==> flow/design.v <==
`timescale 1 ns / 1 ns
module vga_640x480(pclk, reset, hsync, vsync, valid, h_cnt, v_cnt);
   input        pclk;
   input        reset;
   output       hsync;
   output       vsync;
   output       valid;
   output [9:0] h_cnt;
   output [9:0] v_cnt;
   parameter    h_frontporch = 96;
   parameter    h_active = 144;
   parameter    h_backporch = 784;
   parameter    h_total = 800;
   parameter    v_frontporch = 2;
   parameter    v_active = 35;
   parameter    v_backporch = 515;
   parameter    v_total = 525;
   reg [9:0]    x_cnt;
   reg [9:0]    y_cnt;
   wire         h_valid;
   wire         v_valid;
   always @(posedge reset or posedge pclk)
      if (reset == 1'b1)
         x_cnt <= 1;
      else 
      begin
         if (x_cnt == h_total)
            x_cnt <= 1;
         else
            x_cnt <= x_cnt + 1;
      end
   always @(posedge pclk)
      if (reset == 1'b1)
         y_cnt <= 1;
      else 
      begin
         if (y_cnt == v_total & x_cnt == h_total)
            y_cnt <= 1;
         else if (x_cnt == h_total)
            y_cnt <= y_cnt + 1;
      end
   assign hsync = ((x_cnt > h_frontporch)) ? 1'b1 : 
                  1'b0;
   assign vsync = ((y_cnt > v_frontporch)) ? 1'b1 : 
                  1'b0;
   assign h_valid = ((x_cnt > h_active) & (x_cnt <= h_backporch)) ? 1'b1 : 
                    1'b0;
   assign v_valid = ((y_cnt > v_active) & (y_cnt <= v_backporch)) ? 1'b1 : 
                    1'b0;
   assign valid = ((h_valid == 1'b1) & (v_valid == 1'b1)) ? 1'b1 : 
                  1'b0;
   assign h_cnt = ((h_valid == 1'b1)) ? x_cnt - 144 : 
                  {10{1'b0}};
   assign v_cnt = ((v_valid == 1'b1)) ? y_cnt - 35 : 
                  {10{1'b0}};
endmodule
**Reports on vga_640x480**

The steps from the RTL of vga_640x480 to its reports follow in flow order.
Line numbers count from 1 in the design file above.
Library cell names are shortened.
The mark n/a stands for no value.

- Top module: vga_640x480
- Clock port: pclk
- Standard-cell library: sky130hd
- Library corner: tt_025C_1v80

**Word level**

Source: Yosys, flattened and elaborated, memories not mapped. Widths are those after wreduce. Registers that Yosys merges into a memory's read port (data or address) are not register bits. Print and check cells do not count. Equal cells are merged and count once.

- Muxes and demuxes: 8
- Reduce/logical cells: 1
- Eq/ne operators: 2
- Bitwise gates (word level): 4
- $add $sub $neg: 4
- $lt $le $gt $ge: 6

Operator list:

| cell | count |
|---|---|
| 10-bit 2-to-1 mux | 3 |
| 10-bit by 1-bit adder with 10-bit output (second input constant) | 2 |
| 10-bit <= comparator (second input constant) | 2 |
| 10-bit equality test (second input constant) | 2 |
| 10-bit by 2-bit > comparator with 1-bit output (second input constant) | 1 |
| 10-bit by 6-bit subtractor with 10-bit output (second input constant) | 1 |
| 10-bit by 6-bit > comparator with 1-bit output (second input constant) | 1 |
| 10-bit by 7-bit > comparator with 1-bit output (second input constant) | 1 |
| 10-bit by 8-bit subtractor with 10-bit output (second input constant) | 1 |
| 10-bit by 8-bit > comparator with 1-bit output (second input constant) | 1 |
| 1-bit 2-to-1 mux | 5 |
| 1-bit bitwise AND | 4 |
| 2-bit OR reduction | 1 |

- Flip-flop bits (word level): 20
- Input port bits: 2

**Depth**

Longest topological path by Yosys (ltp), each cell counted once; first at word level (registers and memories cut), then after technology mapping (sequential cells cut; the memories' decode and read muxes count).

- Depth in word-level cells: 5
- ABC_AREA: 0
- Depth in mapped cells: 9
- Gate-level depth less buffers: 6

**After synthesis**

Source: synth_stat.txt of the flow (Yosys; design flattened, memories mapped). It holds for the ABC_AREA given above (unset counts as 0); a run with the other value may have another netlist.
Totals and module areas in this step are rounded.

Cell types:

| type | count | area in all (um2) |
|---|---|---|
| dfrtp_1 | 9 | 225.216 |
| dfxtp_1 | 10 | 200.192 |
| xnor2_1 | 15 | 131.376 |
| ha_1 | 9 | 112.608 |
| nor3_1 | 14 | 70.067 |
| nor2_1 | 18 | 67.565 |
| a21oi_1 | 9 | 45.043 |
| inv_1 | 12 | 45.043 |
| o21ai_0 | 9 | 45.043 |
| xor2_1 | 5 | 43.792 |
| nand2_1 | 11 | 41.29 |
| or3_1 | 6 | 37.536 |
| nand3_1 | 7 | 35.034 |
| buf_6 | 3 | 33.782 |
| clkbuf_1 | 7 | 26.275 |
| dfstp_2 | 1 | 26.275 |
| a211oi_2 | 2 | 25.024 |
| nand4_1 | 4 | 25.024 |

Other cell types: 24; their cells: 31.

- Sequential area: 452 um2
- Flip-flops: 20
- Buffers: 16
- Mapped cells: 182
- Chip area (Yosys): 1490 um2

**Path before layout**

OpenSTA on the mapped netlist: ideal clock, no wires. The path of least setup slack (recovery checks aside). Input and output delay are each 20% of the period. Register names are those of the netlist, which keeps one name where synthesis merged equal registers.

- Path kind: register to output
- Start point: register x_cnt[5]
- End point: output port h_cnt[2]
- Required time: 2.472 ns
- Delay of the path: 1.706 ns
- Stages: 8
- Launch time at the first pin: 0.000 ns
- Clock period: 3.09 ns
- Slack: 0.766 ns
- Arrival time: 1.706 ns
- Synthesis period reached: 2.324 ns

"delay of the path" is the arrival time less input delay plus setup time.
At an output port there is no setup time.
"stages": output pins that drive a net of the path, with the launching flip-flop's if there is one; two outputs of one cell count as two.
"synthesis period reached" = period - worst setup slack (recovery checks aside). The figure is calculated, with input and output delays left at 20% of the set period.
Between the ends stands the longest chain of elaborated cells between them, by number of cells; it is not shown to be the way that was timed. Of several equally long chains one is given.
A line is the first line of the expression or statement that the cell stems from. Yosys adds cells for indexed reads and writes and turns some case tables into memories.
At most two assigning lines are given for a register; there are more.

- Path through: dfrtp_1 -> inv_1 -> ha_1 -> nor4bb_1 -> o21ai_0 -> o211a_1 -> clkbuf_1 -> nor3b_1
- Cells in the longest elaborated chain: 4
- Elaborated cells on any way between the ends: 5
- RTL lines with such cells: 2
- Classes of those cells: compare (2); mux (2); logic (1)

RTL lines, path after synthesis:

| item | RTL line | source |
|---|---|---|
| from (decl) | 18 | `reg [9:0]    x_cnt;` |
| from (assign) | 24 | `x_cnt <= 1;` |
| from (assign) | 30 | `x_cnt <= x_cnt + 1;` |
| 10-bit by 8-bit > comparator with 1-bit output | 46 | `assign h_valid = ((x_cnt > h_active) & (x_cnt <= h_backporch)) ? 1'b1 :` |
| 1-bit bitwise AND | 46 |  |
| 1-bit 2-to-1 mux | 46 |  |
| 10-bit 2-to-1 mux | 52 | `assign h_cnt = ((h_valid == 1'b1)) ? x_cnt - 144 :` |
| to (decl) | 8 | `output [9:0] h_cnt;` |

**Path in the finished layout**

Path of least setup slack in the final report of flow run A (OpenROAD, finished layout, wires in). Where an end is a register, its clock arrival counts in the times.

- Path kind: register to output
- Start point: register x_cnt[5]
- End point: output port h_cnt[3]
- Required time: 3.42 ns
- Launch time at the first pin: 0.25 ns
- Clock period: 4.28 ns
- Stages: 8
- Slack: 0.87 ns
- Arrival time: 2.55 ns

Between the ends stands the longest chain of elaborated cells between them, by number of cells; it is not shown to be the way that was timed. Of several equally long chains one is given.
At most two assigning lines are given for a register; there are more.

- Path through: dfrtp_1 -> inv_1 -> ha_1 -> nor4bb_1 -> o21ai_0 -> a211oi_2 -> nor3b_1 -> clkdlybuf4s50_1
- Cells in the longest elaborated chain: 4
- Elaborated cells on any way between the ends: 5
- RTL lines with such cells: 2
- Classes of those cells: compare (2); mux (2); logic (1)

RTL lines, path after layout:

| item | RTL line | source |
|---|---|---|
| from (decl) | 18 | `reg [9:0]    x_cnt;` |
| from (assign) | 24 | `x_cnt <= 1;` |
| from (assign) | 30 | `x_cnt <= x_cnt + 1;` |
| 10-bit by 8-bit > comparator with 1-bit output | 46 | `assign h_valid = ((x_cnt > h_active) & (x_cnt <= h_backporch)) ? 1'b1 :` |
| 1-bit bitwise AND | 46 |  |
| 1-bit 2-to-1 mux | 46 |  |
| 10-bit 2-to-1 mux | 52 | `assign h_cnt = ((h_valid == 1'b1)) ? x_cnt - 144 :` |
| to (decl) | 8 | `output [9:0] h_cnt;` |

--- measured runs ---
Top module vga_640x480; platform sky130hd; tools Yosys and OpenROAD; 2 stored runs in no particular order. Input and output delays are each 20% of the period that was set; the output load is 0.01 pF.
"clock period achieved" is the run's clock period less its worst setup slack. It is reckoned from that one timing run; input and output delays stay at 20% of the period that was set.
"allowed time less slack (worst setup path)" is the time allowed to the run's worst setup path (the clock period less input and output delay, where it has them) less its slack. Clock arrival times count: a late capture clock shortens it, a late launch clock lengthens it.
"total power after layout" rests on the timing tool's default activity at the inputs, not on a simulated workload.
The measured numbers are rounded.

### Flow run A

Settings: `period_ns=4.28`, `CORE_UTILIZATION=40`, `SETUP_SLACK_MARGIN=-0.03`, `PLACE_DENSITY_LB_ADDON=0.06`, `HOLD_SLACK_MARGIN=0.05`, `CELL_PAD_IN_SITES_DETAIL_PLACEMENT=1`, `TNS_END_PERCENT=100`, `GPL_ROUTABILITY_DRIVEN=1`, `MAX_ROUTING_LAYER=met5`, `CAP_MARGIN=20`, `CORE_MARGIN=2`, `SLEW_MARGIN=20`

- Synthesized cell area: 1490 um2
- Area of the die: 4220 um2
- Standard-cell area after routing: 1740 um2
- Utilization after routing: 0.483
- Setup slack of the critical path: 0.875 ns
- Total negative slack: 0.000 ns
- Total power after layout: 338 uW
- Clock period achieved: 3.405 ns
- Allowed time less slack (worst setup path): 2.55 ns
- Type of the worst setup path: register to output

### Flow run B

Settings: `period_ns=2.38`, `CORE_UTILIZATION=19`, `SETUP_SLACK_MARGIN=0.13`, `PLACE_DENSITY=0.67`, `CORE_MARGIN=8`, `ABC_AREA=1`, `GPL_ROUTABILITY_DRIVEN=1`, `CTS_CLUSTER_DIAMETER=149`, `MIN_ROUTING_LAYER=met2`, `MAX_ROUTING_LAYER=met4`, `CAP_MARGIN=20`, `SLEW_MARGIN=20`

- Synthesized cell area: 1590 um2
- Area of the die: 11600 um2
- Standard-cell area after routing: 2400 um2
- Utilization after routing: 0.294
- Setup slack of the critical path: 0.035 ns
- Total negative slack: 0.000 ns
- Total power after layout: 714 uW
- Clock period achieved: 2.345 ns
- Allowed time less slack (worst setup path): 1.87 ns
- Type of the worst setup path: register to output
--- end ---
